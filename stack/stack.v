==> flow/design.v <==
module stack( data_input,data_output,read_write,enable,reset,e_flag   ,f_flag,clk);
input [15:0]  data_input;
input read_write, enable,reset,clk;
output reg e_flag,f_flag;    
output reg [15:0] data_output;
reg [15:0] s[0:63];   
reg  [62:0] s_pointer;                
integer a;
always @ (posedge clk)
begin
 if (enable==0);
 else begin
  if (reset==1) 
  begin
  s_pointer= 64'd4;        
  e_flag= s_pointer[62];
  data_output  = 16'h0;
  for (a=0;a<63;a=a+1)
  begin
   s[a]= 0;
   end
   end
  else if (reset==0) 
  begin
  f_flag = s_pointer? 0:1;
  e_flag = s_pointer[2];
  data_output = 16'hx;
  if (f_flag == 1'b0 && read_write == 1'b0) begin
  s_pointer = s_pointer-1'b1;
  f_flag  = s_pointer? 0:1;
  e_flag = s_pointer[2];
  s[s_pointer] = data_input;
  end
  else if (e_flag == 1'b0 && read_write == 1'b1) begin
  data_output  = s[s_pointer];
  s[s_pointer] = 0;
  s_pointer  = s_pointer+1;
  f_flag  = s_pointer? 0:1;
  e_flag  = s_pointer[2];
  end
 else;
 end
 else;
 end
 end
endmodule
# From RTL to reports: stack
# The steps from the RTL of stack to its reports follow in flow order.
# Line numbers count from 1 in the design file above.
# Operators: Yosys type, input widths -> output width; for muxes data width and select width s.
# Library cell names are shortened.
# A cell with - has no value.
[inputs]
design = "stack"
clock = "clk"
cell_library = "sky130hd"
pvt_corner = "tt_025C_1v80"

# Elaborated design
# Counts by Yosys on the flattened word-level netlist (proc, flatten, opt, wreduce). Print and check cells are left out. Cells with the same type and inputs are merged into one.
[word_totals]
register_bits = 1105
latchBits = 0
ramBits = 0
mem_bits_ro = 0
clocked_rd_ports_x_width = 0
n_memories = 0
output_inout_bits = 18
wordCells = 608
[classes]
add_sub_neg = 2
multipliers = 0
n_div = 0
n_cmp = 0
n_eq = 128
shifts = 0
mux = 268
logic = 4
reduce_logical = 138
[op_table]
columns = ["cell", "n"]
rows = [
  ["$reduce_or 63->1", 128],
  ["$pmux 16 s2", 126],
  ["$mux 16", 132],
  ["$pmux 16 s64", 1],
  ["$eq 6x6->1 const B", 64],
  ["$eq 6x5->1 const B", 32],
  ["$reduce_bool 63->1", 3],
  ["$mux 63", 2],
  ["$eq 6x4->1 const B", 16],
  ["$add 63x1->63 const B", 1],
  ["$sub 63x1->63 const B", 1],
  ["$eq 6x3->1 const B", 8],
  ["$eq 6x2->1 const B", 4],
  ["$eq 6x1->1 const B", 2],
  ["$logic_not 6->1", 2],
  ["$mux 1", 7],
  ["$reduce_and 5->1", 1],
  ["$not 1->1", 4],
  ["$logic_and 1x1->1", 2],
  ["$ne 2x1->1 const B", 1],
  ["$ne 2x2->1 const B", 1],
  ["$reduce_and 2->1", 1],
  ["$reduce_bool 2->1", 1],
]

# Longest topological paths
# Depth = most cells in a row (Yosys ltp): at word level without a register or memory, in the mapped netlist without a sequential cell, where the memories' decode and read muxes count.
[logic_depth]
word_depth = 6
ABC_AREA = 0
depth_mapped = 14

# Mapped cells and area
# Source: synth_stat.txt of the flow (Yosys; design flattened, memories mapped). It holds for the ABC_AREA given above (unset counts as 0); a run with the other value may have another netlist.
[mapped]
stdcells = 3036
yosys_area_um2 = 45069.5
ff_cells = 1105
buffers = 200
[types]
columns = ["cell_type", "n", "area_total_um2"]
rows = [
  ["edfxtp_1", 1105, 3.32E+04],
  ["a22oi_1", 331, 2.48E+03],
  ["nor2_1", 202, 758.227],
  ["a221oi_1", 82, 718.189],
  ["a22o_1", 81, 709.43],
  ["clkbuf_1", 175, 656.88],
  ["nand4_1", 86, 538.016],
  ["nand3_1", 105, 525.504],
  ["o21ai_0", 79, 395.379],
  ["nand2_1", 105, 394.128],
  ["xor2_1", 45, 394.128],
  ["a21oi_1", 75, 375.36],
  ["nor3_1", 71, 355.341],
  ["nor4_1", 56, 350.336],
  ["xnor2_1", 38, 332.819],
  ["a31oi_1", 40, 250.24],
  ["and3_1", 39, 243.984],
  ["and2_1", 25, 156.4],
]
# Other cell types: 64; their cells: 296.

# Path before layout
# Path of least setup slack by OpenSTA after synthesis, without wires, with an ideal clock, recovery checks aside; 20% of the period is set as input and as output delay. Where synthesis merged equal registers, the netlist keeps one of their names.
[synth_path]
kind = "register to register"
startpoint = "reg s_pointer[0]"
endpoint = "reg s[16][0]"
clock_period_ps = 5590
setup_time_ps = 545
arrival_ps = 5054
required_time_ps = 5045
setup_slack_ps = -9
delay_ps = 5599
stages = 12
path_buffers = 1
synth_period_reached_ps = 5599
# "delay_ps" = arrival - input delay + setup time.
# "stages": output pins that drive a net of the path, with the launching flip-flop's if there is one; two outputs of one cell count as two.
# "synth_period_reached_ps" = period - worst setup slack (recovery checks aside). The figure is calculated, with input and output delays left at 20% of the set period.
# Between the ends stands the longest chain of elaborated cells between them, by number of cells; it is not shown to be the way that was timed. Of several equally long chains one is given.
# A line is the first line of the expression or statement that the cell stems from. Yosys adds cells for indexed reads and writes and turns some case tables into memories.
# A register here has more assigning lines than the two given.
# Lines with a computed index may be missing from the assigning lines.
[synth_via]
cell_sequence = "edfxtp_1 clkbuf_1 inv_1 ha_1 nor3b_1 nand4_1 nor2_8 nand2_1 o21ai_1 clkinv_1 nand3_1 o311ai_0"
elab_chain_cells = 5
cells_between = 139
classes_between = "add/sub: 1; eq/ne: 126; mux: 5; logic: 1; reduce/logical: 6"
[synth_rtl]
columns = ["item", "line_no", "rtl"]
rows = [
  ["start: declaration", 7, "reg  [62:0] s_pointer;"],
  ["start: assignment", 29, "s_pointer = s_pointer-1'b1;"],
  ["start: assignment", 37, "s_pointer  = s_pointer+1;"],
  ["$sub 63x1->63", 29, ""],
  ["$eq 6x6->1", 32, "s[s_pointer] = data_input;"],
  ["$reduce_or 63->1", "-", ""],
  ["$pmux 16 s2", 32, ""],
  ["$mux 16", 28, "if (f_flag == 1'b0 && read_write == 1'b0) begin"],
  ["end: assignment", 20, "s[a]= 0;"],
  ["end: declaration", 6, "reg [15:0] s[0:63];"],
]

# Path in the finished layout
# Path of least setup slack in the final report of job 1 (OpenROAD, finished layout, wires in). Where an end is a register, its clock arrival counts in the times.
# The path's times are printed in steps of 10 ps; the period is the one set.
[layout_path]
kind = "register to register"
startpoint = "reg s_pointer[0]"
endpoint = "reg s[25][9]"
clock_period_ps = 4320
setup_time_ps = 360
arrival_ps = 4670
required_time_ps = 4610
setup_slack_ps = -60
stages = 14
path_buffers = 3
# Between the ends stands the longest chain of elaborated cells between them, by number of cells; it is not shown to be the way that was timed. Of several equally long chains one is given.
# A register here has more assigning lines than the two given.
# Lines with a computed index may be missing from the assigning lines.
[layout_via]
cell_sequence = "edfxtp_1 inv_1 ha_1 nor3b_1 buf_4 nand4_1 buf_4 nor2_8 a31oi_4 nand2_1 nor2_1 nand2_1 o21ai_2 buf_4"
elab_chain_cells = 5
cells_between = 139
classes_between = "add/sub: 1; eq/ne: 126; mux: 5; logic: 1; reduce/logical: 6"
[layout_rtl]
columns = ["item", "line_no", "rtl"]
rows = [
  ["start: declaration", 7, "reg  [62:0] s_pointer;"],
  ["start: assignment", 29, "s_pointer = s_pointer-1'b1;"],
  ["start: assignment", 37, "s_pointer  = s_pointer+1;"],
  ["$sub 63x1->63", 29, ""],
  ["$eq 6x6->1", 32, "s[s_pointer] = data_input;"],
  ["$reduce_or 63->1", "-", ""],
  ["$pmux 16 s2", 32, ""],
  ["$mux 16", 28, "if (f_flag == 1'b0 && read_write == 1'b0) begin"],
  ["end: assignment", 20, "s[a]= 0;"],
  ["end: declaration", 6, "reg [15:0] s[0:63];"],
]

Add stored flow runs of stack

Settings and measured results of 2 stored flow runs for module stack (sky130hd), not sorted in any way. The constraints put input and output delay at 20% of the set period each and load the outputs with 0.01 pF.
"period_reached_ps" is the run's clock period less its worst setup slack. It is reckoned from that one timing run; input and output delays stay at 20% of the period that was set.
"worst_path_allowed_less_slack_ps" is the time allowed to the run's worst setup path (the clock period less input and output delay, where it has them) less its slack. Clock arrival times count: a late capture clock shortens it, a late launch clock lengthens it.
"power_w": no workload was simulated; the value follows from the tool's default switching activity.
"worst_path_allowed_less_slack_ps" is given in steps of 10 ps.

# job 1
==> flow/run.sh <==
#!/bin/bash
# the make line also repeats the synthesis and layout settings of config.mk as NAME=value (left out here)
make -C /OpenROAD-flow-scripts/flow DESIGN_CONFIG=/design/flow/config.mk WORK_HOME=/design/flow/orfs CLKGATE_MAP_FILE= finish
==> flow/config.mk <==
export PLATFORM = sky130hd
export DESIGN_NAME = stack
export DESIGN_NICKNAME = stack
export VERILOG_FILES = /design/flow/design.v
export SDC_FILE = /design/flow/constraint.sdc
export NUM_CORES = 4
export LEC_CHECK = 0
export CAP_MARGIN = 10
export CELL_PAD_IN_SITES_GLOBAL_PLACEMENT = 2
export CORE_MARGIN = 2
export CORE_UTILIZATION = 59
export CTS_CLUSTER_DIAMETER = 185
export GPL_ROUTABILITY_DRIVEN = 0
export PLACE_DENSITY_LB_ADDON = 0.07
export SETUP_SLACK_MARGIN = -0.06
export SLEW_MARGIN = 5
export TNS_END_PERCENT = 70
==> flow/constraint.sdc <==
create_clock -name core_clock -period 4.32 [get_ports {clk}]
set_input_delay 0.8640 -clock core_clock [delete_from_list [all_inputs] [get_ports {clk}]]
set_output_delay 0.8640 -clock core_clock [all_outputs]
set_load 0.01 [all_outputs]

==> job 1: results <==
final_setup_ws_ps=-58
holdWs_ps=585
period_reached_ps=4378
yosys_chip_area_um2=45069.5
worst_path_allowed_less_slack_ps=4380
worst_setup_path_type="register to register"
tns_ps=-664
finish.utilization_pct=69.0
power_w=0.026153
final_die_area_um2=78615.7
cell_area_final_um2=52307.7

# job 2
==> flow/run.sh <==
#!/bin/bash
# the make line also repeats the synthesis and layout settings of config.mk as NAME=value (left out here)
make -C /OpenROAD-flow-scripts/flow DESIGN_CONFIG=/design/flow/config.mk WORK_HOME=/design/flow/orfs CLKGATE_MAP_FILE= finish
==> flow/config.mk <==
export PLATFORM = sky130hd
export DESIGN_NAME = stack
export DESIGN_NICKNAME = stack
export VERILOG_FILES = /design/flow/design.v
export SDC_FILE = /design/flow/constraint.sdc
export NUM_CORES = 4
export LEC_CHECK = 0
export ABC_AREA = 1
export CAP_MARGIN = 20
export CELL_PAD_IN_SITES_DETAIL_PLACEMENT = 1
export CELL_PAD_IN_SITES_GLOBAL_PLACEMENT = 0
export CORE_ASPECT_RATIO = 0.56
export CORE_MARGIN = 6
export CORE_UTILIZATION = 65
export CTS_CLUSTER_SIZE = 75
export GPL_ROUTABILITY_DRIVEN = 1
export MAX_ROUTING_LAYER = met4
export PLACE_DENSITY_LB_ADDON = 0.02
export SETUP_SLACK_MARGIN = 0.14
export SLEW_MARGIN = 20
export TNS_END_PERCENT = 85
==> flow/constraint.sdc <==
create_clock -name core_clock -period 5.72 [get_ports {clk}]
set_input_delay 1.1440 -clock core_clock [delete_from_list [all_inputs] [get_ports {clk}]]
set_output_delay 1.1440 -clock core_clock [all_outputs]
set_load 0.01 [all_outputs]

==> job 2: results <==
outcome="no results, routing failed with ODB-0269"
