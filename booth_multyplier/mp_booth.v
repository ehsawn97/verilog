==> flow/design.v <==
module mp_booth(x, y, clk, load, reset_to_zero, our_outop);
   integer a;
   output reg [7:0] our_outop;
   input clk,reset_to_zero,load;
   input [3:0] x;
   input [3:0] y;
   reg [8:0]  tempx1,tempsum,temp_production;
   reg [3:0]  tempx_bar,tempasum,tempx,tempy;
  always @(posedge clk)
  begin
  if(load)                  
  begin
  tempx=x;
  tempy=y;
  end
  end
   always @ (posedge clk,posedge reset_to_zero)
   begin
   if(reset_to_zero)
   our_outop=0;
    else
    begin
    if(~load)     
    begin
    tempx_bar= ~ tempx;
    tempasum = (tempx_bar + 1);   
    tempx1={tempx,5'b00000};
    tempsum={tempasum,5'b00000};
    temp_production={4'b0000,tempy,1'b0};
      for(a=0;a<4;a=a+1)
      begin
      case(temp_production[1:0])
      2'b00 : temp_production = {temp_production[8],temp_production[8:1]};
      2'b01 :begin temp_production =temp_production + tempx1;
      temp_production = {temp_production[8],temp_production[8:1]};
      end
      2'b10 :begin temp_production = temp_production + tempsum;
      temp_production = {temp_production[8],temp_production[8:1]};
      end
      2'b11 : temp_production = {temp_production[8],temp_production[8:1]};
      default: temp_production = 9'bx;
	  endcase 
      end 
      our_outop=temp_production[8:1];
      end 
    end 
    end
endmodule
* Reports on mp_booth
Tool output for the design above, in the order of the flow.
Line numbers count from 1 in the design file above.
Operators: Yosys type, input widths -> output width; for muxes data width and select width s.
Cell names lack the library's common part.
A cell with - has no value.
- Top module :: mp_booth
- Clock :: clk
- Library :: sky130hd
- Library corner :: tt_025C_1v80

* After elaboration
Counts by Yosys on the flattened word-level netlist (proc, flatten, opt, wreduce; memories kept). Register bits leave out memories and registers merged into their read ports (data or address). Print and check cells are left out. Cells with the same type and inputs are merged into one.
- Register bits after elaboration :: 16
- Word-level cells :: 35
- Add/subtract/negate cells :: 8
- Eq/ne operators :: 9
- Muxes and demuxes :: 7
- Bitwise logic cells :: 2
- Reduce/logical cells :: 6
** Operators with widths (count)
- $pmux 9 s3 :: 3
- $add 9x9->9 :: 6
- $mux 9 :: 3
- $pmux 9 s2 :: 1
- $eq 2x2->1 const B :: 6
- $add 5x9->9 :: 1
- $eq 2x1->1 const B :: 3
- $logic_not 2->1 :: 3
- $reduce_or 2->1 :: 3
- $add 4x1->4 const B :: 1
- $not 4->4 :: 1
- $not 1->1 :: 1

* Depth
Yosys ltp: most cells in a row. Word level: on the elaborated netlist, between registers, memories and ports. Mapped: between sequential cells and ports; inverters and the memories' decode and read muxes count.
- Word-level depth :: 16
- ABC_AREA :: 0
- Depth in mapped cells :: 22
- Mapped depth without buffers :: 21

* After synthesis
The flow's flattened synthesis, as Yosys stat reports it; memories are mapped. The netlist is that of the ABC_AREA named above (0 if unset); the other value can give another one.
** Cells by type
- edfxtp_1 :: count 8, total area 240.23 sq um
- dfrtp_1 :: count 7, total area 175.168 sq um
- ha_1 :: count 12, total area 150.144 sq um
- xnor2_1 :: count 8, total area 70.067 sq um
- fa_1 :: count 3, total area 60.058 sq um
- mux2_2 :: count 5, total area 56.304 sq um
- inv_1 :: count 13, total area 48.797 sq um
- xor2_1 :: count 5, total area 43.792 sq um
- mux2i_1 :: count 4, total area 40.038 sq um
- o21ai_0 :: count 7, total area 35.034 sq um
- nand2_1 :: count 9, total area 33.782 sq um
- nand2b_1 :: count 4, total area 25.024 sq um
- xor3_1 :: count 1, total area 23.773 sq um
- nor2_1 :: count 6, total area 22.522 sq um
- o31ai_1 :: count 3, total area 22.522 sq um
- o31ai_4 :: count 1, total area 21.27 sq um
- a32oi_2 :: count 1, total area 16.266 sq um
- xor2_2 :: count 1, total area 16.266 sq um
Not listed: further types 16, cells in them 21.
- Cell count :: 119
- Cell area after synthesis :: 1246.2 sq um
- Flip-flop cells :: 15

* Path before layout
Path of least setup slack by OpenSTA after synthesis, without wires, with an ideal clock, recovery checks aside; 20% of the period is set as input and as output delay. Where synthesis merged equal registers, the netlist keeps one of their names.
- Path kind :: reg-to-reg
- Start point :: register tempx[0]
- End point :: register our_outop[6]
- Period :: 4.9 ns
- Launch time at the first pin :: 0.000 ns
- Arrival time :: 4.083 ns
- Required time :: 4.775 ns
- Path slack :: 0.692 ns
- Path delay :: 4.208 ns
- Driving pins on the path :: 21
- Buffers on the path :: 1
- Synthesis period reached :: 4.208 ns
"path delay" is the arrival time less input delay plus setup time.
"driving pins on the path" counts driving pins, that of a launching flip-flop among them; a cell with two outputs on the path counts twice.
"synthesis period reached" = period - worst setup slack (recovery checks aside). The figure is calculated, with input and output delays left at 20% of the set period.
The rows between start and end are the longest chain of elaborated cells between them; the timing report does not say that the signal goes this way. Where chains are equally long, one stands for them.
Each line given opens the expression or statement behind the cell; cells for indexed reads and writes are added by Yosys, which also makes memories of some case tables.
- Path through :: edfxtp_1 -> buf_6 -> o31a_1 -> nor3_2 -> ha_1 -> a21oi_1 -> o21ai_0 -> xnor2_1 -> a32oi_2 -> inv_1 -> ha_1 -> a21oi_1 -> xnor2_1 -> nand2b_1 -> xor2_1 -> ha_1 -> a21oi_1 -> xnor2_1 -> nor2_1 -> xor3_1 -> mux2_2
- Cells in the longest elaborated chain :: 13
- Elaborated cells on any way between the ends :: 16
- Source lines of those cells :: 6
- Those cells by class :: add/sub: 8; mux: 7; logic: 1
** Ends and longest elaborated chain, after synthesis
- start, declared :: line 8 : reg [3:0]  tempx_bar,tempasum,tempx,tempy;
- start, assigned :: line 13 : tempx=x;
- $not 4->4 :: line 25 : tempx_bar= ~ tempx;
- $add 4x1->4 :: line 26 : tempasum = (tempx_bar + 1);
- $add 5x9->9 :: line 37
- $pmux 9 s2 :: line 32
- $mux 9 :: line 23 : if(~load)
- $add 9x9->9 :: line 37
- $pmux 9 s3 :: line 32
- $mux 9 :: line 23
- $add 9x9->9 :: line 37
- $pmux 9 s3 :: line 32
- $mux 9 :: line 23
- $add 9x9->9 :: line 37
- $pmux 9 s3 :: line 32
- end, assigned :: line 20 : our_outop=0;
- end, assigned :: line 44
- end, declared :: line 3 : output reg [7:0] our_outop;

* Path in the finished layout
Path of least setup slack in the final report of flow run B (OpenROAD, finished layout, wires in). Where an end is a register, its clock arrival counts in the times.
- Path kind :: reg-to-reg
- Start point :: register tempx[1]
- End point :: register our_outop[6]
- Period :: 5.11 ns
- Launch time at the first pin :: 0.27 ns
- Arrival time :: 4.92 ns
- Required time :: 5.28 ns
- Path slack :: 0.36 ns
- Driving pins on the path :: 22
- Buffers on the path :: 0
The rows between start and end are the longest chain of elaborated cells between them; the timing report does not say that the signal goes this way. Where chains are equally long, one stands for them.
- Path through :: edfxtp_1 -> inv_1 -> ha_1 -> nand2b_1 -> xnor2_1 -> ha_1 -> a21oi_1 -> o21ai_0 -> xnor2_1 -> a32oi_2 -> inv_1 -> ha_1 -> a21oi_1 -> xnor2_1 -> nand2b_1 -> xor2_1 -> ha_1 -> a21oi_1 -> xnor2_1 -> nor2_1 -> xor3_1 -> mux2_2
- Cells in the longest elaborated chain :: 13
- Elaborated cells on any way between the ends :: 16
- Source lines of those cells :: 6
- Those cells by class :: add/sub: 8; mux: 7; logic: 1
** Ends and longest elaborated chain, after layout
- start, declared :: line 8 : reg [3:0]  tempx_bar,tempasum,tempx,tempy;
- start, assigned :: line 13 : tempx=x;
- $not 4->4 :: line 25 : tempx_bar= ~ tempx;
- $add 4x1->4 :: line 26 : tempasum = (tempx_bar + 1);
- $add 5x9->9 :: line 37
- $pmux 9 s2 :: line 32
- $mux 9 :: line 23 : if(~load)
- $add 9x9->9 :: line 37
- $pmux 9 s3 :: line 32
- $mux 9 :: line 23
- $add 9x9->9 :: line 37
- $pmux 9 s3 :: line 32
- $mux 9 :: line 23
- $add 9x9->9 :: line 37
- $pmux 9 s3 :: line 32
- end, assigned :: line 20 : our_outop=0;
- end, assigned :: line 44
- end, declared :: line 3 : output reg [7:0] our_outop;

Design mp_booth on sky130hd. What follows are 2 stored runs of the flow, each under its own settings; their order means nothing. The constraints put input and output delay at 20% of the set period each and load the outputs with 0.01 pF.
"period achieved": clock period set for the run, less the worst setup slack. It is reckoned from that one timing run; input and output delays stay at 20% of the period that was set.
"worst setup path time" = time allowed to the worst setup path (clock period - input delay - output delay, where it has them) - its slack; a late launch clock adds to it, a late capture clock takes from it.
"total power after layout" rests on the timing tool's default activity at the inputs, not on a simulated workload.

* Flow run A
** Files
==> flow/run.sh <==
#!/bin/bash
# the make line also repeats the synthesis and layout settings of config.mk as NAME=value (left out here)
make -C /OpenROAD-flow-scripts/flow DESIGN_CONFIG=/design/flow/config.mk WORK_HOME=/design/flow/orfs CLKGATE_MAP_FILE= finish
==> flow/config.mk <==
export PLATFORM = sky130hd
export DESIGN_NAME = mp_booth
export DESIGN_NICKNAME = mp_booth
export VERILOG_FILES = /design/flow/design.v
export SDC_FILE = /design/flow/constraint.sdc
export NUM_CORES = 4
export LEC_CHECK = 0
export CAP_MARGIN = 20
export CELL_PAD_IN_SITES_DETAIL_PLACEMENT = 2
export CORE_MARGIN = 2
export CORE_UTILIZATION = 68
export CTS_CLUSTER_DIAMETER = 259
export GPL_ROUTABILITY_DRIVEN = 1
export MIN_ROUTING_LAYER = met2
export PLACE_DENSITY = 0.87
export SETUP_SLACK_MARGIN = 0.26
export SLEW_MARGIN = 20
==> flow/constraint.sdc <==
create_clock -name core_clock -period 6.42 [get_ports {clk}]
set_input_delay 1.2840 -clock core_clock [delete_from_list [all_inputs] [get_ports {clk}]]
set_output_delay 1.2840 -clock core_clock [all_outputs]
set_load 0.01 [all_outputs]
** Results
No results, placement failed with DPL-0033.

* Flow run B
** Files
==> flow/run.sh <==
#!/bin/bash
# the make line also repeats the synthesis and layout settings of config.mk as NAME=value (left out here)
make -C /OpenROAD-flow-scripts/flow DESIGN_CONFIG=/design/flow/config.mk WORK_HOME=/design/flow/orfs CLKGATE_MAP_FILE= finish
==> flow/config.mk <==
export PLATFORM = sky130hd
export DESIGN_NAME = mp_booth
export DESIGN_NICKNAME = mp_booth
export VERILOG_FILES = /design/flow/design.v
export SDC_FILE = /design/flow/constraint.sdc
export NUM_CORES = 4
export LEC_CHECK = 0
export CAP_MARGIN = 20
export CORE_MARGIN = 2
export CORE_UTILIZATION = 63
export SLEW_MARGIN = 20
==> flow/constraint.sdc <==
create_clock -name core_clock -period 5.11 [get_ports {clk}]
set_input_delay 1.0220 -clock core_clock [delete_from_list [all_inputs] [get_ports {clk}]]
set_output_delay 1.0220 -clock core_clock [all_outputs]
set_load 0.01 [all_outputs]
** Results
- Total power after layout :: 0.5528 mW
- Period achieved :: 4.753 ns
- Worst hold slack after layout :: 0.494 ns
- Area inside the die boundary :: 2349.8 sq um
- Total negative slack on setup checks :: 0.000 ns
- Standard-cell area after routing :: 1476.4 sq um
- Utilization after routing :: 0.768
- Setup slack of the worst path :: 0.357 ns
- Worst setup path time :: 4.75 ns
- Critical path type :: reg-to-reg
- Mapped cell area after synthesis :: 1246.2 sq um
