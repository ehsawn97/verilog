==> flow/design.v <==
`timescale 1ns / 1ps
module redlight(
    input clk,
    input [1:0] in,
    output [1:0] TL1,
    output [1:0] TL2
    );
reg [1:0] state = 2'b00;  
integer gn = 4;
integer clkfixer = 100;
integer count = 0;
integer count2 =0;
reg [1:0] TL11;   
reg [1:0] TL22;   
always @(posedge clk)
	begin
		count = count+1;
		if(count == clkfixer)
			begin
			count =0;
			if (state == 2'b00)
				begin
				TL11<=2'b01; 
				TL22<=2'b11; 
				count2 = count2 + 1;
				if(count2 == gn*5)
					begin
					count2 = 0;
					if(in == 2'b10 || in == 2'b11)
						begin
						state = 2'b01;
						count2 = 0;
						end
					end	
			end
			if (state == 2'b01)
				begin
				TL11<=2'b10; 
				TL22<=2'b11; 
				count2 = count2 + 1;
				if(count2 == gn*2 +1)
					begin
					count2 = 0;
						state = 2'b10;
						count2 = 0;
					end	
			end
			if (state == 2'b10)
				begin
				TL11<=2'b11; 
				TL22<=2'b01; 
				count2 = count2 + 1;
				if(count2 == gn*5 +1)
					begin
					count2 = 0;
					if(in == 2'b10)
						begin
						count2 = 0;
						end
					else if (in == 2'b00 || in == 2'b01 || in == 2'b11)
						begin
						state = 2'b11;
						count2 = 0;
						end
					end	
			end
			if (state == 2'b11)
				begin
				TL11<=2'b11; 
				TL22<=2'b10; 
				count2 = count2 + 1;
				if(count2 == gn*2 +1)
					begin
					count2 = 0;
					if(in == 2'b00 || in == 2'b01 || in == 2'b11)
						begin
						state = 2'b00;
						count2 = 0;
						end
			end
		end
	end
	end
assign TL1 = TL11;
assign TL2 = TL22;
endmodule
Tool chain data of redlight

The steps from the RTL of redlight to its reports follow in flow order.
Line numbers count from 1 in the design file above.
Not given: --

Top module: redlight
Clock port: clk
Standard-cell library: sky130hd
Timing corner: tt_025C_1v80

Word-level counts

Source: Yosys, flattened and elaborated, memories not mapped. Widths are those after wreduce. Registers that Yosys merges into a memory's read port (data or address) are not register bits. Print and check cells do not count. Equal cells are merged and count once.

Flip-flop bits (word level): 70

Reduce/logical cells: 9
$add $sub $neg: 5
Equality and inequality tests: 11
Mux-type cells: 31

Operator list:

| cell                                            | number |
| 2-to-1 mux 32 bit                               | 11 |
| adder 32 x 2 -> 32 bit (second input constant)  | 5 |
| == test 32 x 5 -> 1 bit (second input constant) | 2 |
| == test 32 x 6 -> 1 bit (second input constant) | 2 |
| 2-to-1 mux 2 bit                                | 19 |
| == test 32 x 8 -> 1 bit (second input constant) | 1 |
| == test 2 bit (second input constant)           | 4 |
| == test 2 x 1 -> 1 bit (second input constant)  | 2 |
| logical NOT 2 bit                               | 2 |
| nonzero test 4 bit                              | 1 |
| logical OR 1 bit                                | 3 |
| OR reduction 3 bit                              | 1 |
| AND reduction 2 bit                             | 1 |
| OR reduction 2 bit                              | 1 |
| 2-to-1 mux 1 bit                                | 1 |

Depth

Depth = most cells in a row (Yosys ltp): at word level without a register or memory, in the mapped netlist without a sequential cell, where the memories' decode and read muxes count.

Depth in word-level cells: 19
ABC_AREA: 0
Mapped depth: 47
Depth with buffers taken out: 44

Netlist

Yosys stat after the flow's synthesis: flattened, memories mapped to cells. It holds for the ABC_AREA given above (unset counts as 0); a run with the other value may have another netlist.

Mapped area: 9733.1 um2
Flip-flops: 70
Buffers: 65
Standard cells after synthesis: 1283

Cell types:

| type                      | number | area in all (um2) |
| sky130_fd_sc_hd__edfxtp_1 | 38     | 1.14E+03 |
| sky130_fd_sc_hd__xnor2_1  | 106    | 928.39 |
| sky130_fd_sc_hd__dfxtp_1  | 32     | 640.614 |
| sky130_fd_sc_hd__xor2_1   | 71     | 621.846 |
| sky130_fd_sc_hd__nand2_1  | 125    | 469.2 |
| sky130_fd_sc_hd__nor2_1   | 104    | 390.374 |
| sky130_fd_sc_hd__nand3_1  | 77     | 385.37 |
| sky130_fd_sc_hd__nand4_1  | 50     | 312.8 |
| sky130_fd_sc_hd__nor3_1   | 62     | 310.298 |
| sky130_fd_sc_hd__nor4_1   | 34     | 212.704 |
| sky130_fd_sc_hd__a21oi_1  | 40     | 200.192 |
| sky130_fd_sc_hd__and3_1   | 30     | 187.68 |
| sky130_fd_sc_hd__nor4_2   | 13     | 162.656 |
| sky130_fd_sc_hd__o211ai_1 | 21     | 157.651 |
| sky130_fd_sc_hd__o21ai_0  | 29     | 145.139 |
| sky130_fd_sc_hd__buf_2    | 27     | 135.13 |
| sky130_fd_sc_hd__o31ai_1  | 18     | 135.13 |
| sky130_fd_sc_hd__mux2i_1  | 13     | 130.125 |

Not listed: further types 84, cells in them 393.

Timing after synthesis

Path of least setup slack by OpenSTA after synthesis, without wires, with an ideal clock, recovery checks aside; 20% of the period is set as input and as output delay. Where synthesis merged equal registers, the netlist keeps one of their names.

Path type: register to register
From: register count2[4]
To: register state[0]
Path delay: 9175 ps
Stages on the path: 46
Data required time: 8788 ps
Period: 9050 ps
Data arrival time: 8913 ps
Setup time: 262 ps
Slack: -125 ps
Period reached after synthesis: 9175 ps

"path delay" is the arrival time less input delay plus setup time.
"stages on the path": output pins that drive a net of the path, with the launching flip-flop's if there is one; two outputs of one cell count as two.
"period reached after synthesis" is the clock period less the worst setup slack; recovery checks do not enter. This is arithmetic on one report: input and output delays are still those of the set period (20% each).
The rows between start and end are the longest chain of elaborated cells between them; the timing report does not say that the signal goes this way. Where chains are equally long, one stands for them.
A line is the first line of the expression or statement that the cell stems from. Yosys adds cells for indexed reads and writes and turns some case tables into memories.
At most two assigning lines are given for a register; there are more.

Path through: sky130_fd_sc_hd__edfxtp_1 sky130_fd_sc_hd__buf_2 sky130_fd_sc_hd__nand4_4 sky130_fd_sc_hd__or3_1 sky130_fd_sc_hd__buf_2 sky130_fd_sc_hd__a2111oi_0 sky130_fd_sc_hd__o22ai_1 sky130_fd_sc_hd__nor4_2 sky130_fd_sc_hd__nand3_1 sky130_fd_sc_hd__and3_1 sky130_fd_sc_hd__a21oi_1 sky130_fd_sc_hd__inv_1 sky130_fd_sc_hd__ha_1 sky130_fd_sc_hd__o311a_1 sky130_fd_sc_hd__nand3_1 sky130_fd_sc_hd__clkbuf_1 sky130_fd_sc_hd__o31ai_1 sky130_fd_sc_hd__o41ai_1 [10 not listed] sky130_fd_sc_hd__a21oi_1 sky130_fd_sc_hd__o2111ai_1 sky130_fd_sc_hd__o22a_1 sky130_fd_sc_hd__and4b_1 sky130_fd_sc_hd__and3_1 sky130_fd_sc_hd__nand3_1 sky130_fd_sc_hd__a21oi_1 sky130_fd_sc_hd__a21o_1 sky130_fd_sc_hd__inv_1 sky130_fd_sc_hd__ha_1 sky130_fd_sc_hd__o211ai_1 sky130_fd_sc_hd__nor3_1 sky130_fd_sc_hd__nand4_1 sky130_fd_sc_hd__o31a_1 sky130_fd_sc_hd__nor3_1 sky130_fd_sc_hd__o2111ai_1 sky130_fd_sc_hd__nor4_1 sky130_fd_sc_hd__o21ai_1
Cells in the longest elaborated chain: 19
Elaborated cells on any way between the ends: 34
RTL lines with such cells: 16

RTL lines, path post-synthesis:

| what                    | RTL line | source |
| start: declaration      | 12       | `integer count2 =0;` |
| start: assignment       | 25       | `count2 = count2 + 1;` |
| start: assignment       | 40       | `count2 = count2 + 1;` |
| adder 32 x 2 -> 32 bit  | 25       |  |
| == test 32 x 6 -> 1 bit | 26       | `if(count2 == gn*5)` |
| 2-to-1 mux 32 bit       | 26       |  |
| 2-to-1 mux 32 bit       | 21       | `if (state == 2'b00)` |
| 2-to-1 mux 32 bit       | 18       | `if(count == clkfixer)` |
| adder 32 x 2 -> 32 bit  | 40       |  |
| == test 32 x 5 -> 1 bit | 41       | `if(count2 == gn*2 +1)` |
| [5 not listed]          | --       |  |
| 2-to-1 mux 32 bit       | 53       | `if(count2 == gn*5 +1)` |
| 2-to-1 mux 32 bit       | 48       | `if (state == 2'b10)` |
| 2-to-1 mux 32 bit       | 18       |  |
| adder 32 x 2 -> 32 bit  | 71       | `count2 = count2 + 1;` |
| == test 32 x 5 -> 1 bit | 72       | `if(count2 == gn*2 +1)` |
| 2-to-1 mux 2 bit        | 72       |  |
| 2-to-1 mux 2 bit        | 67       | `if (state == 2'b11)` |
| end: assignment         | 62       | `state = 2'b11;` |
| end: assignment         | 77       | `state = 2'b00;` |
| end: declaration        | 8        | `reg [1:0] state = 2'b00;` |

Path in the finished layout

Path of least setup slack in the final report of stored run 1 (OpenROAD, finished layout, wires in). Where an end is a register, its clock arrival counts in the times.
The path's times are printed in steps of 10 ps; the period is the one set.

Path type: register to register
From: register count2[2]
To: register count2[3]
Data required time: 16970 ps
Period: 16900 ps
Setup time: 290 ps
Stages on the path: 42
Slack: 4270 ps
Data arrival time: 12700 ps

The rows between start and end are the longest chain of elaborated cells between them; the timing report does not say that the signal goes this way. Where chains are equally long, one stands for them.
At most two assigning lines are given for a register; there are more.

Path through: sky130_fd_sc_hd__edfxtp_1 sky130_fd_sc_hd__nand3_2 sky130_fd_sc_hd__nor4_2 sky130_fd_sc_hd__nand4_1 sky130_fd_sc_hd__xnor2_1 sky130_fd_sc_hd__nor4_2 sky130_fd_sc_hd__and3_1 sky130_fd_sc_hd__nor3_1 sky130_fd_sc_hd__a21oi_1 sky130_fd_sc_hd__inv_1 sky130_fd_sc_hd__ha_1 sky130_fd_sc_hd__o311a_1 sky130_fd_sc_hd__nand3_1 sky130_fd_sc_hd__o41ai_1 sky130_fd_sc_hd__o211ai_1 sky130_fd_sc_hd__or3_1 sky130_fd_sc_hd__nor3_1 sky130_fd_sc_hd__buf_4 [6 not listed] sky130_fd_sc_hd__o211ai_1 sky130_fd_sc_hd__nor2_1 sky130_fd_sc_hd__a31o_2 sky130_fd_sc_hd__and4b_1 sky130_fd_sc_hd__and3_1 sky130_fd_sc_hd__nand3_1 sky130_fd_sc_hd__a21oi_1 sky130_fd_sc_hd__a21o_1 sky130_fd_sc_hd__inv_1 sky130_fd_sc_hd__ha_1 sky130_fd_sc_hd__o211ai_1 sky130_fd_sc_hd__nor3_1 sky130_fd_sc_hd__nand4_1 sky130_fd_sc_hd__o31a_1 sky130_fd_sc_hd__nor3_1 sky130_fd_sc_hd__o2111ai_1 sky130_fd_sc_hd__nor3_1 sky130_fd_sc_hd__a211oi_1
Cells in the longest elaborated chain: 19
Elaborated cells on any way between the ends: 33
RTL lines with such cells: 15

RTL lines, path post-layout:

| what                    | RTL line | source |
| start: declaration      | 12       | `integer count2 =0;` |
| start: assignment       | 25       | `count2 = count2 + 1;` |
| start: assignment       | 40       | `count2 = count2 + 1;` |
| adder 32 x 2 -> 32 bit  | 25       |  |
| == test 32 x 6 -> 1 bit | 26       | `if(count2 == gn*5)` |
| 2-to-1 mux 32 bit       | 26       |  |
| 2-to-1 mux 32 bit       | 21       | `if (state == 2'b00)` |
| 2-to-1 mux 32 bit       | 18       | `if(count == clkfixer)` |
| adder 32 x 2 -> 32 bit  | 40       |  |
| == test 32 x 5 -> 1 bit | 41       | `if(count2 == gn*2 +1)` |
| [5 not listed]          | --       |  |
| 2-to-1 mux 32 bit       | 53       | `if(count2 == gn*5 +1)` |
| 2-to-1 mux 32 bit       | 48       | `if (state == 2'b10)` |
| 2-to-1 mux 32 bit       | 18       |  |
| adder 32 x 2 -> 32 bit  | 71       | `count2 = count2 + 1;` |
| == test 32 x 5 -> 1 bit | 72       | `if(count2 == gn*2 +1)` |
| 2-to-1 mux 32 bit       | 72       |  |
| 2-to-1 mux 32 bit       | 67       | `if (state == 2'b11)` |
| end: assignment         | 52       | `count2 = count2 + 1;` |
| end: assignment         | 71       |  |
| end: declaration        | 12       |  |

Data sheet: physical implementation of redlight

Flow measurements of redlight on sky130hd: 2 stored runs with different settings, listed in no order. Input and output delays are each 20% of the period that was set; the output load is 0.01 pF.
"period achieved" is the run's clock period less its worst setup slack. It is reckoned from that one timing run; input and output delays stay at 20% of the period that was set.
"time on the worst setup path" is the time allowed to the run's worst setup path (the clock period less input and output delay, where it has them) less its slack. Clock arrival times count: a late capture clock shortens it, a late launch clock lengthens it.
"power": no workload was simulated; the value follows from the tool's default switching activity.
"time on the worst setup path" is given in steps of 10 ps.

## Stored run 1

==> flow/run.sh <==
#!/bin/bash
# the make line also repeats the synthesis and layout settings of config.mk as NAME=value (left out here)
make -C /OpenROAD-flow-scripts/flow DESIGN_CONFIG=/design/flow/config.mk WORK_HOME=/design/flow/orfs CLKGATE_MAP_FILE= finish
==> flow/config.mk <==
export PLATFORM = sky130hd
export DESIGN_NAME = redlight
export DESIGN_NICKNAME = redlight
export VERILOG_FILES = /design/flow/design.v
export SDC_FILE = /design/flow/constraint.sdc
export NUM_CORES = 4
export LEC_CHECK = 0
export CAP_MARGIN = 20
export CELL_PAD_IN_SITES_GLOBAL_PLACEMENT = 1
export CORE_MARGIN = 2
export CORE_UTILIZATION = 28
export GPL_ROUTABILITY_DRIVEN = 0
export MIN_ROUTING_LAYER = met1
export PLACE_DENSITY_LB_ADDON = 0.27
export SETUP_SLACK_MARGIN = 0.51
export SLEW_MARGIN = 0
export TNS_END_PERCENT = 90
==> flow/constraint.sdc <==
create_clock -name core_clock -period 16.9 [get_ports {clk}]
set_input_delay 3.3800 -clock core_clock [delete_from_list [all_inputs] [get_ports {clk}]]
set_output_delay 3.3800 -clock core_clock [all_outputs]
set_load 0.01 [all_outputs]

| result of stored run 1 | value |
|---|---|
| post-synthesis cell area | 9733.1 um2 |
| final worst hold slack | 462 ps |
| standard-cell area after layout | 10480.1 um2 |
| period achieved | 12627 ps |
| summed negative setup slack | 0 ps |
| die area | 36269.3 um2 |
| final utilization | 30.5% |
| time on the worst setup path | 12630 ps |
| critical path kind | register to register |
| power | 0.3761 mW |
| worst slack on setup checks | 4273 ps |

## Stored run 2

==> flow/run.sh <==
#!/bin/bash
# the make line also repeats the synthesis and layout settings of config.mk as NAME=value (left out here)
make -C /OpenROAD-flow-scripts/flow DESIGN_CONFIG=/design/flow/config.mk WORK_HOME=/design/flow/orfs CLKGATE_MAP_FILE= finish
==> flow/config.mk <==
export PLATFORM = sky130hd
export DESIGN_NAME = redlight
export DESIGN_NICKNAME = redlight
export VERILOG_FILES = /design/flow/design.v
export SDC_FILE = /design/flow/constraint.sdc
export NUM_CORES = 4
export LEC_CHECK = 0
export CAP_MARGIN = 20
export CORE_MARGIN = 2
export CORE_UTILIZATION = 42
export CTS_CLUSTER_DIAMETER = 149
export CTS_CLUSTER_SIZE = 32
export GPL_TIMING_DRIVEN = 0
export PLACE_DENSITY_LB_ADDON = 0.08
export SLEW_MARGIN = 25
export TNS_END_PERCENT = 50
==> flow/constraint.sdc <==
create_clock -name core_clock -period 12.4 [get_ports {clk}]
set_input_delay 2.4800 -clock core_clock [delete_from_list [all_inputs] [get_ports {clk}]]
set_output_delay 2.4800 -clock core_clock [all_outputs]
set_load 0.01 [all_outputs]

| result of stored run 2 | value |
|---|---|
| post-synthesis cell area | 9733.1 um2 |
| final worst hold slack | 465 ps |
| standard-cell area after layout | 10628.9 um2 |
| period achieved | 11853 ps |
| summed negative setup slack | 0 ps |
| die area | 24407.8 um2 |
| final utilization | 46.8% |
| time on the worst setup path | 11850 ps |
| critical path kind | register to register |
| power | 0.5115 mW |
| worst slack on setup checks | 547 ps |
